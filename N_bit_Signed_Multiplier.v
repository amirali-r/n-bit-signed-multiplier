==> flow/design.v <==
`timescale 1ns/1ns
module multiplier4 #(parameter nb = 32)
(
   input clk,  
   input start,
   input signed [nb-1:0] A, 
   input signed [nb-1:0] B, 
   output wire signed [2*nb-1:0] Product,
   output ready
    );
reg signed [nb-1:0] Multiplicand ;
reg [5:0]  counter;
reg signed [2*nb-1:0] adder_output;
wire product_write_enable;
assign product_write_enable = adder_output[0];
assign ready = (counter==nb) ? 1 : 0;
assign Product = adder_output[2*nb-1:0];
always @ (posedge clk)
   if(start) begin
      counter <= 6'h00 ;
      adder_output <= { {nb{1'b0}} , B};
      Multiplicand <= A ;
   end
   else if(! ready) begin
      counter <= counter + 1;
      if(product_write_enable && counter == nb-1)
         adder_output <= (adder_output >>> 1) + (2**(nb-1))*(~Multiplicand+1);
      else if(product_write_enable && counter != nb-1)
         adder_output <= (adder_output >>> 1) + (2**(nb-1))*Multiplicand;
      else
         adder_output <= adder_output >>> 1;
   end   
endmodule
-- From RTL to reports: multiplier4
The steps from the RTL of multiplier4 to its reports follow in flow order.
Line numbers count from 1 in the design file above.
Not given: -
- top: multiplier4
- clock: clk
- cell library: sky130hd
- library corner: tt_025C_1v80

-- Elaborated design
Yosys after proc, flatten, opt, wreduce and memory -nomap, before mapping. Memory bits, and registers merged into a memory's read port (data or address), are not among the register bits. Print and check cells are not counted. Equal cells are merged and count once.
- flip-flop bits (word level): 102
- noted latch bits: 0
- memory bits (writable) at 0
- noted memory bits (read-only): 0
- word width x clocked read ports at 0
- noted memories: 0
- output and inout port bits: 65
- word-level cells at 24
- $add $sub $neg at 4
- $mul at 0
- div/mod/pow operators: 0
- $lt $le $gt $ge: 0
- equal/unequal tests at 4
- noted shifts and indexed selects: 0
- multiplexer cells at 5
- bitwise operators: 2
- noted reductions and logical operators: 4
- operators with widths (operator ; number):
    64-bit 2-to-1 mux ; 2
    63-bit by 63-bit adder with 64-bit output ; 1
    63-bit by 64-bit adder with 64-bit output ; 1
    32-bit 2-to-1 mux ; 2
    32-bit NOT with 33-bit output ; 1
    33-bit by 2-bit adder with 33-bit output (second input constant) ; 1
    6-bit by 1-bit adder with 6-bit output (second input constant) ; 1
    6-bit by 5-bit equality test with 1-bit output (second input constant) ; 1
    6-bit by 5-bit inequality test with 1-bit output (second input constant) ; 1
    6-bit equality test (second input constant) ; 1
    1-bit logical AND ; 2
    2-bit inequality test (second input constant) ; 1
    2-bit AND reduction ; 1
    2-bit nonzero test ; 1
    1-bit NOT ; 1
    1-bit 2-to-1 mux ; 1

-- Longest topological paths
Longest topological path by Yosys (ltp), each cell counted once; first at word level (registers and memories cut), then after technology mapping (sequential cells cut; the memories' decode and read muxes count).
- noted depth in word-level cells: 6
- noted ABC_AREA: 0
- gate-level depth with buffers: 18
- noted mapped depth without buffers: 18

-- After synthesis
The flow's flattened synthesis, as Yosys stat reports it; memories are mapped. The netlist is that of the ABC_AREA named above (0 if unset); the other value can give another one.
- cell types (type ; number ; area in all (µm²)):
    sky130_fd_sc_hd__edfxtp_1 ; 64 ; 1.92E+03
    sky130_fd_sc_hd__ha_1 ; 66 ; 825.792
    sky130_fd_sc_hd__dfxtp_1 ; 38 ; 760.73
    sky130_fd_sc_hd__xnor2_1 ; 51 ; 446.678
    sky130_fd_sc_hd__a21oi_1 ; 84 ; 420.403
    sky130_fd_sc_hd__mux2_2 ; 32 ; 360.346
    sky130_fd_sc_hd__nand2_1 ; 78 ; 292.781
    sky130_fd_sc_hd__o21ai_0 ; 56 ; 280.269
    sky130_fd_sc_hd__nor2_1 ; 67 ; 251.491
    sky130_fd_sc_hd__a21o_1 ; 33 ; 247.738
    sky130_fd_sc_hd__xor2_1 ; 25 ; 218.96
    sky130_fd_sc_hd__o211ai_1 ; 23 ; 172.666
    sky130_fd_sc_hd__nor3_1 ; 32 ; 160.154
    sky130_fd_sc_hd__a211oi_1 ; 18 ; 135.13
    sky130_fd_sc_hd__clkbuf_1 ; 34 ; 127.622
    sky130_fd_sc_hd__nand3_1 ; 23 ; 115.11
    sky130_fd_sc_hd__mux2i_1 ; 10 ; 100.096
    sky130_fd_sc_hd__o21a_1 ; 11 ; 82.579
Other cell types: 58; their cells: 178.
- cell count: 923
- mapped area at 0.0082892 mm²
- noted sequential area: 0.0026826 mm²
- flip-flops: 102

-- Timing after synthesis
Source: OpenSTA report_checks on the synthesized netlist (no wires, ideal clock, input and output delay 20% of the period each), path of least setup slack; recovery checks are left aside. Register names are those of the netlist, which keeps one name where synthesis merged equal registers.
- path kind: register -> register
- start: register Multiplicand[5]
- end: register adder_output[62]
- period: 4000 ps
- data arrival time at 3874 ps
- noted required time: 3864 ps
- slack: -10 ps
- noted delay of the path: 4010 ps
- stages at 15
- noted synthesis period reached: 4010 ps
"delay of the path" is the arrival time less input delay plus setup time.
"stages": output pins that drive a net of the path, with the launching flip-flop's if there is one; two outputs of one cell count as two.
"synthesis period reached" is the clock period less the worst setup slack; recovery checks do not enter. This is arithmetic on one report: input and output delays are still those of the set period (20% each).
The rows between start and end are the longest chain of elaborated cells between them; the timing report does not say that the signal goes this way. Where chains are equally long, one stands for them.
A line is the first line of the expression or statement that the cell stems from. Yosys adds cells for indexed reads and writes and turns some case tables into memories.
At most two assigning lines are given for a register; there are more.
- path through: sky130_fd_sc_hd__edfxtp_1 -> sky130_fd_sc_hd__or4_4 -> sky130_fd_sc_hd__or3_4 -> sky130_fd_sc_hd__nor2_1 -> sky130_fd_sc_hd__nand2_1 -> sky130_fd_sc_hd__nor4_4 -> sky130_fd_sc_hd__and2b_1 -> sky130_fd_sc_hd__xnor2_1 -> sky130_fd_sc_hd__ha_1 -> sky130_fd_sc_hd__clkbuf_1 -> sky130_fd_sc_hd__nand3_1 -> sky130_fd_sc_hd__or4_1 -> sky130_fd_sc_hd__o2111a_1 -> sky130_fd_sc_hd__a211oi_1 -> sky130_fd_sc_hd__a31oi_1
- cells in the longest elaborated chain at 4
- noted elaborated cells between the ends (all ways): 6
- RTL lines, path after synthesis (what ; RTL line ; source):
    start, declared ; 11 ; reg signed [nb-1:0] Multiplicand ;
    start, assigned ; 22 ; Multiplicand <= A ;
    32-bit NOT with 33-bit output ; 27 ; adder_output <= (adder_output >>> 1) + (2**(nb-1))*(~Multiplicand+1);
    33-bit by 2-bit adder with 33-bit output ; 27 ;
    63-bit by 64-bit adder with 64-bit output ; 27 ;
    64-bit 2-to-1 mux ; 26 ;
    end, assigned ; 27 ;
    end, assigned ; 29 ; adder_output <= (adder_output >>> 1) + (2**(nb-1))*Multiplicand;
    end, declared ; 13 ; reg signed [2*nb-1:0] adder_output;

-- Worst path after layout
Path of least setup slack in the final report of run 1 (OpenROAD, finished layout, wires in). Where an end is a register, its clock arrival counts in the times.
The path's times are printed in steps of 10 ps; the period is the one set.
- path kind: register -> register
- start: register Multiplicand[5]
- end: register adder_output[55]
- period: 5640 ps
- data arrival time at 4680 ps
- noted required time: 5920 ps
- slack: 1240 ps
- stages at 15
The rows between start and end are the longest chain of elaborated cells between them; the timing report does not say that the signal goes this way. Where chains are equally long, one stands for them.
At most two assigning lines are given for a register; there are more.
- path through: sky130_fd_sc_hd__edfxtp_1 -> sky130_fd_sc_hd__or4_4 -> sky130_fd_sc_hd__or3_4 -> sky130_fd_sc_hd__or2_2 -> sky130_fd_sc_hd__nor4_1 -> sky130_fd_sc_hd__xnor2_1 -> sky130_fd_sc_hd__ha_1 -> sky130_fd_sc_hd__a21oi_1 -> sky130_fd_sc_hd__o21ai_1 -> sky130_fd_sc_hd__o41ai_1 -> sky130_fd_sc_hd__nand3_1 -> sky130_fd_sc_hd__o21ai_0 -> sky130_fd_sc_hd__xnor2_1 -> sky130_fd_sc_hd__a22oi_1 -> sky130_fd_sc_hd__a211oi_1
- cells in the longest elaborated chain at 4
- noted elaborated cells between the ends (all ways): 6
- RTL lines, path after layout (what ; RTL line ; source):
    start, declared ; 11 ; reg signed [nb-1:0] Multiplicand ;
    start, assigned ; 22 ; Multiplicand <= A ;
    32-bit NOT with 33-bit output ; 27 ; adder_output <= (adder_output >>> 1) + (2**(nb-1))*(~Multiplicand+1);
    33-bit by 2-bit adder with 33-bit output ; 27 ;
    63-bit by 64-bit adder with 64-bit output ; 27 ;
    64-bit 2-to-1 mux ; 26 ;
    end, assigned ; 27 ;
    end, assigned ; 29 ; adder_output <= (adder_output >>> 1) + (2**(nb-1))*Multiplicand;
    end, declared ; 13 ; reg signed [2*nb-1:0] adder_output;

==> results <==
Stored flow runs of multiplier4 (2 of them; Yosys, OpenROAD, sky130hd). They differ in their settings and are not a sequence. Constraints: input delay and output delay 20% of the set period each, output load 0.01 pF.
By "clock period achieved" is meant the clock period of the run minus its worst setup slack. This is arithmetic on one report: input and output delays are still those of the set period (20% each).
By "time used up by the worst setup path" is meant the share of the clock period that the worst setup path is allowed (20% is reserved at inputs, 20% at outputs), minus its slack. Clock arrival times at its registers enter into it.
"power consumption" rests on the timing tool's default activity at the inputs, not on a simulated workload.
"time used up by the worst setup path" is given in steps of 10 ps.

Run 1

==> flow/run.sh <==
#!/bin/bash
# the make line also repeats the synthesis and layout settings of config.mk as NAME=value (left out here)
make -C /OpenROAD-flow-scripts/flow DESIGN_CONFIG=/design/flow/config.mk WORK_HOME=/design/flow/orfs CLKGATE_MAP_FILE= finish
==> flow/config.mk <==
export PLATFORM = sky130hd
export DESIGN_NAME = multiplier4
export DESIGN_NICKNAME = multiplier4
export VERILOG_FILES = /design/flow/design.v
export SDC_FILE = /design/flow/constraint.sdc
export NUM_CORES = 4
export LEC_CHECK = 0
export CAP_MARGIN = 20
export CORE_MARGIN = 2
export CORE_UTILIZATION = 40
export SLEW_MARGIN = 20
==> flow/constraint.sdc <==
create_clock -name core_clock -period 5.64 [get_ports {clk}]
set_input_delay 1.1280 -clock core_clock [delete_from_list [all_inputs] [get_ports {clk}]]
set_output_delay 1.1280 -clock core_clock [all_outputs]
set_load 0.01 [all_outputs]

Measured in run 1:
- time used up by the worst setup path at 4400 ps
- critical path type: register -> register
- noted the die outline area: 0.0218907 mm²
- power consumption at 3216 µW
- noted the standard-cell area after routing: 0.0101585 mm²
- clock period achieved at 4405 ps
- setup slack of the worst path: 1235 ps
- noted the total negative slack: 0 ps
- final utilization at 0.5
- noted the final worst hold slack: 497 ps
- post-synthesis cell area at 0.0082892 mm²

Run 2

==> flow/run.sh <==
#!/bin/bash
# the make line also repeats the synthesis and layout settings of config.mk as NAME=value (left out here)
make -C /OpenROAD-flow-scripts/flow DESIGN_CONFIG=/design/flow/config.mk WORK_HOME=/design/flow/orfs CLKGATE_MAP_FILE= finish
==> flow/config.mk <==
export PLATFORM = sky130hd
export DESIGN_NAME = multiplier4
export DESIGN_NICKNAME = multiplier4
export VERILOG_FILES = /design/flow/design.v
export SDC_FILE = /design/flow/constraint.sdc
export NUM_CORES = 4
export LEC_CHECK = 0
export CAP_MARGIN = 20
export CORE_MARGIN = 8
export CORE_UTILIZATION = 63
export GPL_ROUTABILITY_DRIVEN = 1
export MAX_ROUTING_LAYER = met5
export SETUP_SLACK_MARGIN = -0.22
export SLEW_MARGIN = 20
==> flow/constraint.sdc <==
create_clock -name core_clock -period 3.45 [get_ports {clk}]
set_input_delay 0.6900 -clock core_clock [delete_from_list [all_inputs] [get_ports {clk}]]
set_output_delay 0.6900 -clock core_clock [all_outputs]
set_load 0.01 [all_outputs]

Measured in run 2:
- setup slack of the worst path: -835 ps
- time used up by the worst setup path at 4280 ps
- critical path type: register -> register
- noted the total negative slack: -15272 ps
- clock period achieved at 4285 ps
- power consumption at 6453 µW
- noted the standard-cell area after routing: 0.0116875 mm²
- final utilization at 0.897
- noted the final worst hold slack: 564 ps
- post-synthesis cell area at 0.0082892 mm²
- noted the die outline area: 0.0170838 mm²
