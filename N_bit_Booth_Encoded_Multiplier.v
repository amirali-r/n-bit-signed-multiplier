==> flow/design.v <==
`timescale 1ns/1ns
module multiplier5 #(parameter nb = 11, parameter odd = (nb%2==1) ? 1 : 0, parameter NB = nb + odd)
(
   input clk,  
   input start,
   input signed [nb-1:0] A, 
   input signed [nb-1:0] B, 
   output wire signed [2*NB-1:0] Product,
   output ready
    );
reg signed [NB-1:0] Multiplicand ;
reg signed [NB-1:0]  Multiplier;
reg [7:0]  counter;
reg signed [2*NB:0] adder_output;
assign Product = adder_output[2*NB-1:0];
always @ (posedge clk)
   if(start) begin
      counter <= 8'h00 ;
      adder_output <= {2*NB+1{1'b0}};
      if(nb % 2 == 1) begin
         if(A[nb-1]==1'b0)
            Multiplicand <= $signed({1'b0 , A});
         else
            Multiplicand <= $signed({1'b1 , A});
         if(B[nb-1]==1'b0)
            Multiplier <= $signed({1'b0 , B});
         else
            Multiplier <= $signed({1'b1 , B});
      end
      else begin
         Multiplicand <= $signed(A) ;
         Multiplier <= $signed(B) ;
      end
   end
   else if(counter != (NB)/2) begin
      counter <= counter + 1;
      if(counter==8'h00) begin
         Multiplier <= Multiplier >>> 1 ;
         case (Multiplier[1:0])
            2'b00: adder_output <= $signed(adder_output) >>> 2;
            2'b01: adder_output <= ($signed(adder_output) + $signed({Multiplicand,{NB{1'b0}}})) >>> 2;
            2'b10: adder_output <= ($signed(adder_output) - $signed({Multiplicand,1'b0,{NB{1'b0}}})) >>> 2;
            default: adder_output <= ($signed(adder_output) - $signed({Multiplicand,{NB{1'b0}}})) >>> 2;
         endcase
      end
      else if(counter != (NB)/2 -1) begin
         Multiplier <= Multiplier >>> 2 ;
         case (Multiplier[2:0])
            3'b000: adder_output <= $signed(adder_output) >>> 2;
            3'b001: adder_output <= ($signed(adder_output) + $signed({Multiplicand,{NB{1'b0}}})) >>> 2;
            3'b010: adder_output <= ($signed(adder_output) + $signed({Multiplicand,{NB{1'b0}}})) >>> 2;
            3'b011: adder_output <= ($signed(adder_output) + $signed({Multiplicand,1'b0,{NB{1'b0}}})) >>> 2;
            3'b100: adder_output <= ($signed(adder_output) - $signed({Multiplicand,1'b0,{NB{1'b0}}})) >>> 2;
            3'b101: adder_output <= ($signed(adder_output) - $signed({Multiplicand,{NB{1'b0}}})) >>> 2;
            3'b110: adder_output <= ($signed(adder_output) - $signed({Multiplicand,{NB{1'b0}}})) >>> 2;
            default: adder_output <= $signed(adder_output) >>> 2;
         endcase
      end
      else begin
         Multiplier <= Multiplier >>> 2 ;
         case (Multiplier[2:0])
            3'b000: adder_output <= $signed(adder_output) >>> 2;
            3'b001: adder_output <= ($signed(adder_output) + $signed({Multiplicand,{NB{1'b0}}})) >>> 2;
            3'b010: adder_output <= ($signed(adder_output) + $signed({Multiplicand,{NB{1'b0}}})) >>> 2;
            3'b011: adder_output <= ($signed(adder_output) + $signed({Multiplicand,1'b0,{NB{1'b0}}})) >>> 2;
            3'b100: adder_output <= ($signed(adder_output) - $signed({Multiplicand,1'b0,{NB{1'b0}}})) >>> 2;
            3'b101: adder_output <= ($signed(adder_output) - $signed({Multiplicand,{NB{1'b0}}})) >>> 2;
            3'b110: adder_output <= ($signed(adder_output) - $signed({Multiplicand,{NB{1'b0}}})) >>> 2;
            default: adder_output <= $signed(adder_output) >>> 2;
         endcase
      end
   end   
endmodule
# Tool chain data of multiplier5
# What the tools print for multiplier5, step after step.
# Lines are those of the file above, counted from 1.
# Operators carry their Yosys type and port widths (W data, S select, Z words).
# Library cell names are shortened.
# The mark -- stands for no value.
# design
design	multiplier5
clock_port	clk
library	sky130hd
pvt_corner	tt_025C_1v80

# Elaborated design
# Yosys after proc, flatten, opt, wreduce and memory -nomap, before mapping. Memory bits, and registers merged into a memory's read port (data or address), are not among the register bits. Print and check cells are not counted. Equal cells are merged and count once.
# bits
register_bits	57
# op_classes
n_eq	10
reduce_and_logical	7
add_sub_neg	5
mux	8
# ops
op	count
$pmux W25 S4	1
$pmux W25 S3	1
$mux W12	3
$add A25 B24 Y25	1
$sub A25 B24 Y25	1
$add A25 B25 Y25	1
$sub A25 B25 Y25	1
$mux W25	1
$mux W11	1
$mux W10	1
$eq A3 B3 Y1 const B	3
$add A8 B1 Y8 const B	1
$ne A8 B3 Y1 const B	1
$logic_not A8 Y1	1
$eq A3 B2 Y1 const B	2
$reduce_bool A5 Y1	1
$reduce_or A2 Y1	2
$eq A3 B1 Y1 const B	1
$reduce_and A3 Y1	1
$eq A2 B1 Y1 const B	1
$eq A2 B2 Y1 const B	1
$ne A2 B2 Y1 const B	1
$logic_not A2 Y1	1
$reduce_bool A2 Y1	1

# Depth
# Depth = most cells in a row (Yosys ltp): at word level without a register or memory, in the mapped netlist without a sequential cell, where the memories' decode and read muxes count.
# depth
word_depth	4
ABC_AREA	0
ltp_mapped	12
mapped_depth_nobuf	12

# After synthesis
# Yosys stat after the flow's synthesis: flattened, memories mapped to cells. It holds for the ABC_AREA given above (unset counts as 0); a run with the other value may have another netlist.
# Totals and module areas in this step are rounded.
# synth_totals
ff_cells	55
sequential_area_um2	1300
synth_area_um2	5500
cell_count	668
# types
type	count	area_total_um2
edfxtp_1	23	690.662
dfxtp_1	32	640.614
ha_1	45	563.04
xnor2_1	31	271.51
nand2_1	67	251.491
a21oi_1	49	245.235
nor2_1	56	210.202
buf_4	25	187.68
o21ai_0	34	170.163
mux2i_1	14	140.134
inv_1	37	138.883
xor2_1	13	113.859
nand3_1	17	85.082
fa_1	4	80.077
a211oi_1	10	75.072
a21o_1	10	75.072
nand2b_1	12	75.072
nor3_1	15	75.072
# Not listed: further types 62, cells in them 174.

# Worst setup path after synthesis
# Path of least setup slack by OpenSTA after synthesis, without wires, with an ideal clock, recovery checks aside; 20% of the period is set as input and as output delay. Where synthesis merged equal registers, the netlist keeps one of their names.
# synth_timing
path_kind	flip-flop to flip-flop
from	register adder_output[13]
to	register adder_output[19]
slack_ps	1133
arrival_ps	2558
clock_period_ps	3810
path_delay_ps	2678
driving_pins	13
n_path_buf	0
setup_ps	120
period_less_setup_slack_ps	2677
# "path_delay_ps" = arrival - input delay + setup time.
# "driving_pins": output pins that drive a net of the path, with the launching flip-flop's if there is one; two outputs of one cell count as two.
# "period_less_setup_slack_ps" is the clock period less the worst setup slack; recovery checks do not enter. This is arithmetic on one report: input and output delays are still those of the set period (20% each).
# Between the ends stands the longest chain of elaborated cells between them, by number of cells; it is not shown to be the way that was timed. Of several equally long chains one is given.
# Each line given opens the expression or statement behind the cell; cells for indexed reads and writes are added by Yosys, which also makes memories of some case tables.
# A register here has more assigning lines than the two given.
# synth_between
cell_sequence	dfxtp_1 -> inv_1 -> ha_1 -> inv_1 -> fa_1 -> a21o_1 -> a221oi_4 -> o21bai_1 -> a21o_1 -> a221o_1 -> nand3_1 -> a31oi_1 -> a211o_1
elab_chain_len	3
cells_between	7
cone_classes	add/sub: 4; mux: 3
# synth_rtl
item	line_no	text
start: declaration	14	reg signed [2*NB:0] adder_output;
start: assignment	40	2'b00: adder_output <= $signed(adder_output) >>> 2;
start: assignment	41	2'b01: adder_output <= ($signed(adder_output) + $signed({Multiplicand,{NB{1'b0}}})) >>> 2;
$sub A25 B24 Y25	68	3'b110: adder_output <= ($signed(adder_output) - $signed({Multiplicand,{NB{1'b0}}})) >>> 2;
$pmux W25 S4	61	case (Multiplier[2:0])
$mux W25	37	if(counter==8'h00) begin
end: assignment	40
end: assignment	41
end: declaration	14

# Worst path after layout
# From the final timing report of job 1: the path of least setup slack in the routed layout; clock arrival at registers is part of the times.
# The path's times are printed in steps of 10 ps; the period is the one set.
# layout_timing
path_kind	flip-flop to flip-flop
from	register Multiplicand[0]
to	register adder_output[19]
slack_ps	-690
clock_period_ps	2030
arrival_ps	2930
n_path_buf	1
setup_ps	110
driving_pins	13
# Between the ends stands the longest chain of elaborated cells between them, by number of cells; it is not shown to be the way that was timed. Of several equally long chains one is given.
# A register here has more assigning lines than the two given.
# layout_between
cell_sequence	edfxtp_1 -> buf_6 -> ha_4 -> inv_2 -> fa_2 -> a21o_1 -> a221oi_4 -> o21bai_1 -> a21o_1 -> a221o_1 -> nand3_2 -> a31oi_1 -> a211o_1
elab_chain_len	3
cells_between	7
cone_classes	add/sub: 4; mux: 3
# layout_rtl
item	line_no	text
start: declaration	11	reg signed [NB-1:0] Multiplicand ;
start: assignment	22	Multiplicand <= $signed({1'b0 , A});
start: assignment	24	Multiplicand <= $signed({1'b1 , A});
$sub A25 B24 Y25	68	3'b110: adder_output <= ($signed(adder_output) - $signed({Multiplicand,{NB{1'b0}}})) >>> 2;
$pmux W25 S4	61	case (Multiplier[2:0])
$mux W25	37	if(counter==8'h00) begin
end: assignment	40	2'b00: adder_output <= $signed(adder_output) >>> 2;
end: assignment	41	2'b01: adder_output <= ($signed(adder_output) + $signed({Multiplicand,{NB{1'b0}}})) >>> 2;
end: declaration	14	reg signed [2*NB:0] adder_output;

# Flow runs of multiplier5

Settings and measured results of 2 stored flow runs for module multiplier5 (sky130hd), not sorted in any way. The constraints put input and output delay at 20% of the set period each and load the outputs with 0.01 pF.
"final_power_w" is the tool's figure for a default switching activity; nothing was simulated.
Results are given in rounded form.

Job 1, flow files:
==> flow/run.sh <==
#!/bin/bash
# the make line also repeats the synthesis and layout settings of config.mk as NAME=value (left out here)
make -C /OpenROAD-flow-scripts/flow DESIGN_CONFIG=/design/flow/config.mk WORK_HOME=/design/flow/orfs CLKGATE_MAP_FILE= finish
==> flow/config.mk <==
export PLATFORM = sky130hd
export DESIGN_NAME = multiplier5
export DESIGN_NICKNAME = multiplier5
export VERILOG_FILES = /design/flow/design.v
export SDC_FILE = /design/flow/constraint.sdc
export NUM_CORES = 4
export LEC_CHECK = 0
export CAP_MARGIN = 20
export CELL_PAD_IN_SITES_DETAIL_PLACEMENT = 1
export CORE_MARGIN = 2
export CORE_UTILIZATION = 19
export GPL_TIMING_DRIVEN = 1
export PLACE_DENSITY_LB_ADDON = 0.04
export SETUP_SLACK_MARGIN = -0.08
export SLEW_MARGIN = 20
export TNS_END_PERCENT = 75
==> flow/constraint.sdc <==
create_clock -name core_clock -period 2.03 [get_ports {clk}]
set_input_delay 0.4060 -clock core_clock [delete_from_list [all_inputs] [get_ports {clk}]]
set_output_delay 0.4060 -clock core_clock [all_outputs]
set_load 0.01 [all_outputs]

==> results of job 1, as CSV <==
result,value
synthArea_um2,5500
die_area_um2,30000
setup_worst_slack_ps,-690
post_route_stdcell_area_um2,8100
tns_ps,-6900
fin_util_pct,28
hold_ws_ps,470
final_power_w,0.011

Job 2, flow files:
==> flow/run.sh <==
#!/bin/bash
# the make line also repeats the synthesis and layout settings of config.mk as NAME=value (left out here)
make -C /OpenROAD-flow-scripts/flow DESIGN_CONFIG=/design/flow/config.mk WORK_HOME=/design/flow/orfs CLKGATE_MAP_FILE= finish
==> flow/config.mk <==
export PLATFORM = sky130hd
export DESIGN_NAME = multiplier5
export DESIGN_NICKNAME = multiplier5
export VERILOG_FILES = /design/flow/design.v
export SDC_FILE = /design/flow/constraint.sdc
export NUM_CORES = 4
export LEC_CHECK = 0
export CAP_MARGIN = 20
export CORE_MARGIN = 2
export CORE_UTILIZATION = 40
export SLEW_MARGIN = 20
==> flow/constraint.sdc <==
create_clock -name core_clock -period 4.05 [get_ports {clk}]
set_input_delay 0.8100 -clock core_clock [delete_from_list [all_inputs] [get_ports {clk}]]
set_output_delay 0.8100 -clock core_clock [all_outputs]
set_load 0.01 [all_outputs]

==> results of job 2, as CSV <==
result,value
synthArea_um2,5500
die_area_um2,15000
setup_worst_slack_ps,980
post_route_stdcell_area_um2,6100
tns_ps,0
fin_util_pct,46
hold_ws_ps,460
final_power_w,0.004
